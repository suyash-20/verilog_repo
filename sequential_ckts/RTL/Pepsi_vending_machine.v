==> flow/design.v <==
module vending_fsm(input [1:0]din,input clock,reset,output reg p,
                 output reg[3:0]c1,c2);
   parameter IDLE=4'b0000,
		 	 S5=4'b0001,
	         S10=4'b0010,
	 	     S15=4'b0011,
	 	     S20=4'b0100,
	 		 S25=4'b0101,
	 	     S30=4'b0110,
	 		 S35=4'b0111,
	     	 S40=4'b1000,
	 		 S45=4'b1001;
 reg [3:0] next_state, state;
always@(posedge clock)begin
	   if(reset)
	   state<=IDLE;
	  else 
	  state<=next_state;
	end
  always@(*)begin
    case (state)
  IDLE: 
		if(din==2'b00)
		next_state=S5;
      	else if(din==2'b01) 
        next_state=S10;
		else if(din==2'b10) 
	    next_state=S25;
		else
	    next_state=IDLE;
  S5: 
        if (din==2'b00)
  		 next_state=S10;
		else if(din==2'b01) 
        next_state=S15;
		else if(din==2'b10) 
		next_state=S30;
    	else
    	next_state=IDLE;
 S10: 
        if (din==2'b00)
        next_state=S15;
		else if(din==2'b01) 
        next_state=S20;
		else if(din==2'b10) 
		next_state=S35;
        else 
        next_state=IDLE;
 S15: 
        if (din==2'b00)
        next_state=S20;
		else if(din==2'b01) 
        next_state=S25;
		else if(din==2'b10) 
	   next_state=S40;
        else 
       next_state=IDLE;
S20: 
        if (din==2'b00)
        next_state=S25;
		else if(din==2'b01) 
        next_state=S30;
		else if(din==2'b10) 
		next_state=S45;
        else 
      	next_state=IDLE;
S25     : next_state=IDLE;
S30     : next_state=IDLE;
S35     : next_state=IDLE;
S40     : next_state=IDLE;
S45     : next_state=IDLE;
default : next_state=IDLE;
    endcase
  end
always@(*)
  begin
	p=1'b0; c1=4'd0; c2=4'd0;
    case (state)
        IDLE :begin
			p=1'b0; c1=4'd0; c2=4'd0;
			end
		S5 : begin
			p=1'b0; c1=4'd0; c2=4'd0;
			end 
		S10 : begin
			p=1'b0; c1=4'd0; c2=4'd0;
			end 
		S15 : begin
			p=1'b0; c1=4'd0; c2=4'd0;
			end 
		S20 : begin
			p=2'b0; c1=4'd0; c2=4'd0;
			end 
		S25 : begin
			p=1'b1; c1=4'd0; c2=4'd0;
			end 
		S30 : begin
			p=1'b1; c1=4'd5; c2=4'd0;
			end 
		S35 : begin
			p=1'b1; c1=4'd10; c2=4'd0;
			end 
		S40 : begin
			p=1'b1; c1=4'd10; c2=4'd5;
			end 
		S45 : begin
			p=1'b1; c1=4'd10; c2=4'd10;
			end 
		default : begin
			p=1'b0; c1=4'd0; c2=4'd0;
			end 
		endcase
	end
endmodule
== From RTL to reports: vending_fsm ==
What the tools print for vending_fsm, step after step.
Line numbers count from 1 in the design file above.
Cell names lack the library's common part.
The mark n/a stands for no value.
Design
  top module: vending_fsm
  clock input: clock
  cell library: sky130hd
  timing corner: tt_025C_1v80

== Elaborated design ==
Counts by Yosys on the flattened word-level netlist (proc, flatten, opt, wreduce; memories kept). Print and check cells are left out. Cells with the same type and inputs are merged into one.
Memory sizes are those after Yosys's memory passes, which may raise the word count (mostly to a power of two), join words into wider ones and drop unused or constant bits.
Bit counts
  register bits: 4
  memory bits (read-only): 144
  word width x clocked read ports: 9
  memory cells: 1
  bits of input ports: 4
  cells after elaboration: 27
Cells by class
  eq/ne operators: 6
  muxes and demuxes: 17
  reduce/logical cells: 2
Memory list
  (name not given): words 16, width 9, rd ports 1, wr ports 0, line 78  | case (state)
Operators with widths (count)
  4-bit two-way mux: 7
  3-bit two-way mux: 9
  4-bit parallel mux with 5-bit select: 1
  4-bit by 2-bit == test with 1-bit output with constant B: 2
  4-bit by 1-bit == test with 1-bit output with constant B: 1
  4-bit by 3-bit == test with 1-bit output with constant B: 1
  4-bit logical NOT: 1
  2-bit by 1-bit == test with 1-bit output with constant B: 1
  2-bit == test with constant B: 1
  2-bit logical NOT: 1

== Depth ==
Yosys ltp: most cells in a row. Word level: on the elaborated netlist, between registers, memories and ports. Mapped: between sequential cells and ports; inverters and the memories' decode and read muxes count.
Logic depth
  depth after elaboration: 6
  ABC_AREA: 0
  gate-level depth with buffers: 6
  mapped depth without buffers: 6

== Mapped cells and area ==
Source: synth_stat.txt of the flow (Yosys; design flattened, memories mapped). It holds for the ABC_AREA given above (unset counts as 0); a run with the other value may have another netlist.
Mapped netlist
  mapped cells: 56
  chip area (Yosys): 501.7 um^2
  sequential part of the area: 180.2 um^2
  mapped flip-flops: 9
  buffer cells: 5
Cells by type
  dfxtp_1: count 9, total area 180.173 um^2
  ha_1: count 4, total area 50.048 um^2
  buf_4: count 4, total area 30.029 um^2
  nor2_1: count 7, total area 26.275 um^2
  nand3b_1: count 2, total area 15.014 um^2
  o31ai_2: count 1, total area 12.512 um^2
  inv_1: count 3, total area 11.261 um^2
  nand2_1: count 3, total area 11.261 um^2
  a21oi_1: count 2, total area 10.01 um^2
  a221o_1: count 1, total area 10.01 um^2
  o21ai_0: count 2, total area 10.01 um^2
  o21ba_2: count 1, total area 10.01 um^2
  a211o_1: count 1, total area 8.758 um^2
  a221oi_1: count 1, total area 8.758 um^2
  a31o_2: count 1, total area 8.758 um^2
  and2b_2: count 1, total area 8.758 um^2
  and3b_1: count 1, total area 8.758 um^2
  nor4b_1: count 1, total area 8.758 um^2
Other cell types: 11; their cells: 11.

== Timing after synthesis ==
Source: OpenSTA report_checks on the synthesized netlist (no wires, ideal clock, input and output delay 20% of the period each), path of least setup slack; recovery checks are left aside. Register names are those of the netlist, which keeps one name where synthesis merged equal registers.
Timing after synthesis
  path kind: input -> register
  start point: input din[0]
  end point: register (no name shown)
  clock period: 2.33 ns
  external input delay: 0.466 ns
  data arrival time: 1.692 ns
  required time: 2.246 ns
  setup slack: 0.554 ns
  delay of the path: 1.310 ns
  stages on the path: 6
  path buffers: 0
  synthesis period reached: 1.776 ns
"delay of the path" = arrival - input delay + setup time.
"stages on the path": output pins that drive a net of the path, with the launching flip-flop's if there is one; two outputs of one cell count as two.
"synthesis period reached" is the clock period less the worst setup slack; recovery checks do not enter. This is arithmetic on one report: input and output delays are still those of the set period (20% each).
The rows between start and end are the longest chain of elaborated cells between them; the timing report does not say that the signal goes this way. Where chains are equally long, one stands for them.
Each line given opens the expression or statement behind the cell; cells for indexed reads and writes are added by Yosys, which also makes memories of some case tables.
Between the ends, after synthesis
  cell sequence: inv_1 ha_1 nand3b_1 a211o_1 a221o_1 o31ai_2
  cells in the longest elaborated chain: 6
  elaborated cells on any way between the ends: 20
  those cells by class: eq/ne (2); mux (17); reduce/logical (1)
Ends and longest elaborated chain, after synthesis
  start, declared: line 1  | module vending_fsm(input [1:0]din,input clock,reset,output reg p,
  2-bit == test: line 63  | else if(din==2'b10)
  4-bit two-way mux: line 63
  4-bit two-way mux: line 61  | else if(din==2'b01)
  4-bit two-way mux: line 59  | if (din==2'b00)
  4-bit parallel mux with 5-bit select: line 21  | case (state)
  4-bit two-way mux

== Worst path after layout ==
Path of least setup slack in the final report of run A (OpenROAD, finished layout, wires in). Where an end is a register, its clock arrival counts in the times.
Timing after layout
  path kind: input -> register
  start point: input din[1]
  end point: register (no name shown)
  clock period: 1.72 ns
  external input delay: 0.34 ns
  data arrival time: 1.77 ns
  required time: 1.86 ns
  setup slack: 0.09 ns
  stages on the path: 7
  path buffers: 2
The rows between start and end are the longest chain of elaborated cells between them; the timing report does not say that the signal goes this way. Where chains are equally long, one stands for them.
Between the ends, after layout
  cell sequence: dlygate4sd2_1 buf_4 ha_1 o21ba_2 a221oi_1 a31o_2 o21ai_0
  cells in the longest elaborated chain: 6
  elaborated cells on any way between the ends: 20
  those cells by class: eq/ne (2); mux (17); reduce/logical (1)
Ends and longest elaborated chain, after layout
  start, declared: line 1  | module vending_fsm(input [1:0]din,input clock,reset,output reg p,
  2-bit == test: line 63  | else if(din==2'b10)
  4-bit two-way mux: line 63
  4-bit two-way mux: line 61  | else if(din==2'b01)
  4-bit two-way mux: line 59  | if (din==2'b00)
  4-bit parallel mux with 5-bit select: line 21  | case (state)
  4-bit two-way mux

Measured results for vending_fsm: 2 stored runs of the Yosys and OpenROAD flow on sky130hd. The settings differ; the order carries no meaning. The constraints put input and output delay at 20% of the set period each and load the outputs with 0.01 pF.
"achieved clock period (ns)" means the clock period less the worst setup slack. The figure is calculated, with input and output delays left at 20% of the set period.
"worst setup path time (ns)" = time allowed to the worst setup path (clock period - input delay - output delay, where it has them) - its slack; a late launch clock adds to it, a late capture clock takes from it.
"finish__power__total" rests on the timing tool's default activity at the inputs, not on a simulated workload.

Flow files of run A
==> flow/run.sh <==
#!/bin/bash
# the make line also repeats the synthesis and layout settings of config.mk as NAME=value (left out here)
make -C /OpenROAD-flow-scripts/flow DESIGN_CONFIG=/design/flow/config.mk WORK_HOME=/design/flow/orfs CLKGATE_MAP_FILE= finish
==> flow/config.mk <==
export PLATFORM = sky130hd
export DESIGN_NAME = vending_fsm
export DESIGN_NICKNAME = vending_fsm
export VERILOG_FILES = /design/flow/design.v
export SDC_FILE = /design/flow/constraint.sdc
export NUM_CORES = 4
export LEC_CHECK = 0
export CAP_MARGIN = 20
export CORE_MARGIN = 2
export CORE_UTILIZATION = 19
export SLEW_MARGIN = 20
==> flow/constraint.sdc <==
create_clock -name core_clock -period 1.72 [get_ports {clock}]
set_input_delay 0.3440 -clock core_clock [delete_from_list [all_inputs] [get_ports {clock}]]
set_output_delay 0.3440 -clock core_clock [all_outputs]
set_load 0.01 [all_outputs]

report of run A
yosys chip area after synthesis (um^2): 501.7
finish__design__die__area: 3067.5
finish__design__instance__area__stdcell: 716.9
finish__design__instance__utilization: 0.2868
finish__timing__setup__ws: 0.088
finish__timing__setup__tns: 0.000
finish__timing__hold__ws: 0.662
finish__power__total: 5.200e-04
achieved clock period (ns): 1.632
worst setup path time (ns): 1.29
worst setup path kind: input -> register

Flow files of run B
==> flow/run.sh <==
#!/bin/bash
# the make line also repeats the synthesis and layout settings of config.mk as NAME=value (left out here)
make -C /OpenROAD-flow-scripts/flow DESIGN_CONFIG=/design/flow/config.mk WORK_HOME=/design/flow/orfs CLKGATE_MAP_FILE= finish
==> flow/config.mk <==
export PLATFORM = sky130hd
export DESIGN_NAME = vending_fsm
export DESIGN_NICKNAME = vending_fsm
export VERILOG_FILES = /design/flow/design.v
export SDC_FILE = /design/flow/constraint.sdc
export NUM_CORES = 4
export LEC_CHECK = 0
export CAP_MARGIN = 0
export CELL_PAD_IN_SITES_DETAIL_PLACEMENT = 2
export CORE_ASPECT_RATIO = 0.98
export CORE_MARGIN = 2
export CORE_UTILIZATION = 25
export CTS_CLUSTER_DIAMETER = 127
export HOLD_SLACK_MARGIN = 0.04
export SLEW_MARGIN = 20
==> flow/constraint.sdc <==
create_clock -name core_clock -period 2.26 [get_ports {clock}]
set_input_delay 0.4520 -clock core_clock [delete_from_list [all_inputs] [get_ports {clock}]]
set_output_delay 0.4520 -clock core_clock [all_outputs]
set_load 0.01 [all_outputs]

report of run B
yosys chip area after synthesis (um^2): 501.7
finish__design__die__area: 2381.5
finish__design__instance__area__stdcell: 676.9
finish__design__instance__utilization: 0.3486
finish__timing__setup__ws: 0.123
finish__timing__setup__tns: 0.000
finish__timing__hold__ws: 0.723
finish__power__total: 3.872e-04
achieved clock period (ns): 2.137
worst setup path time (ns): 1.68
worst setup path kind: input -> register
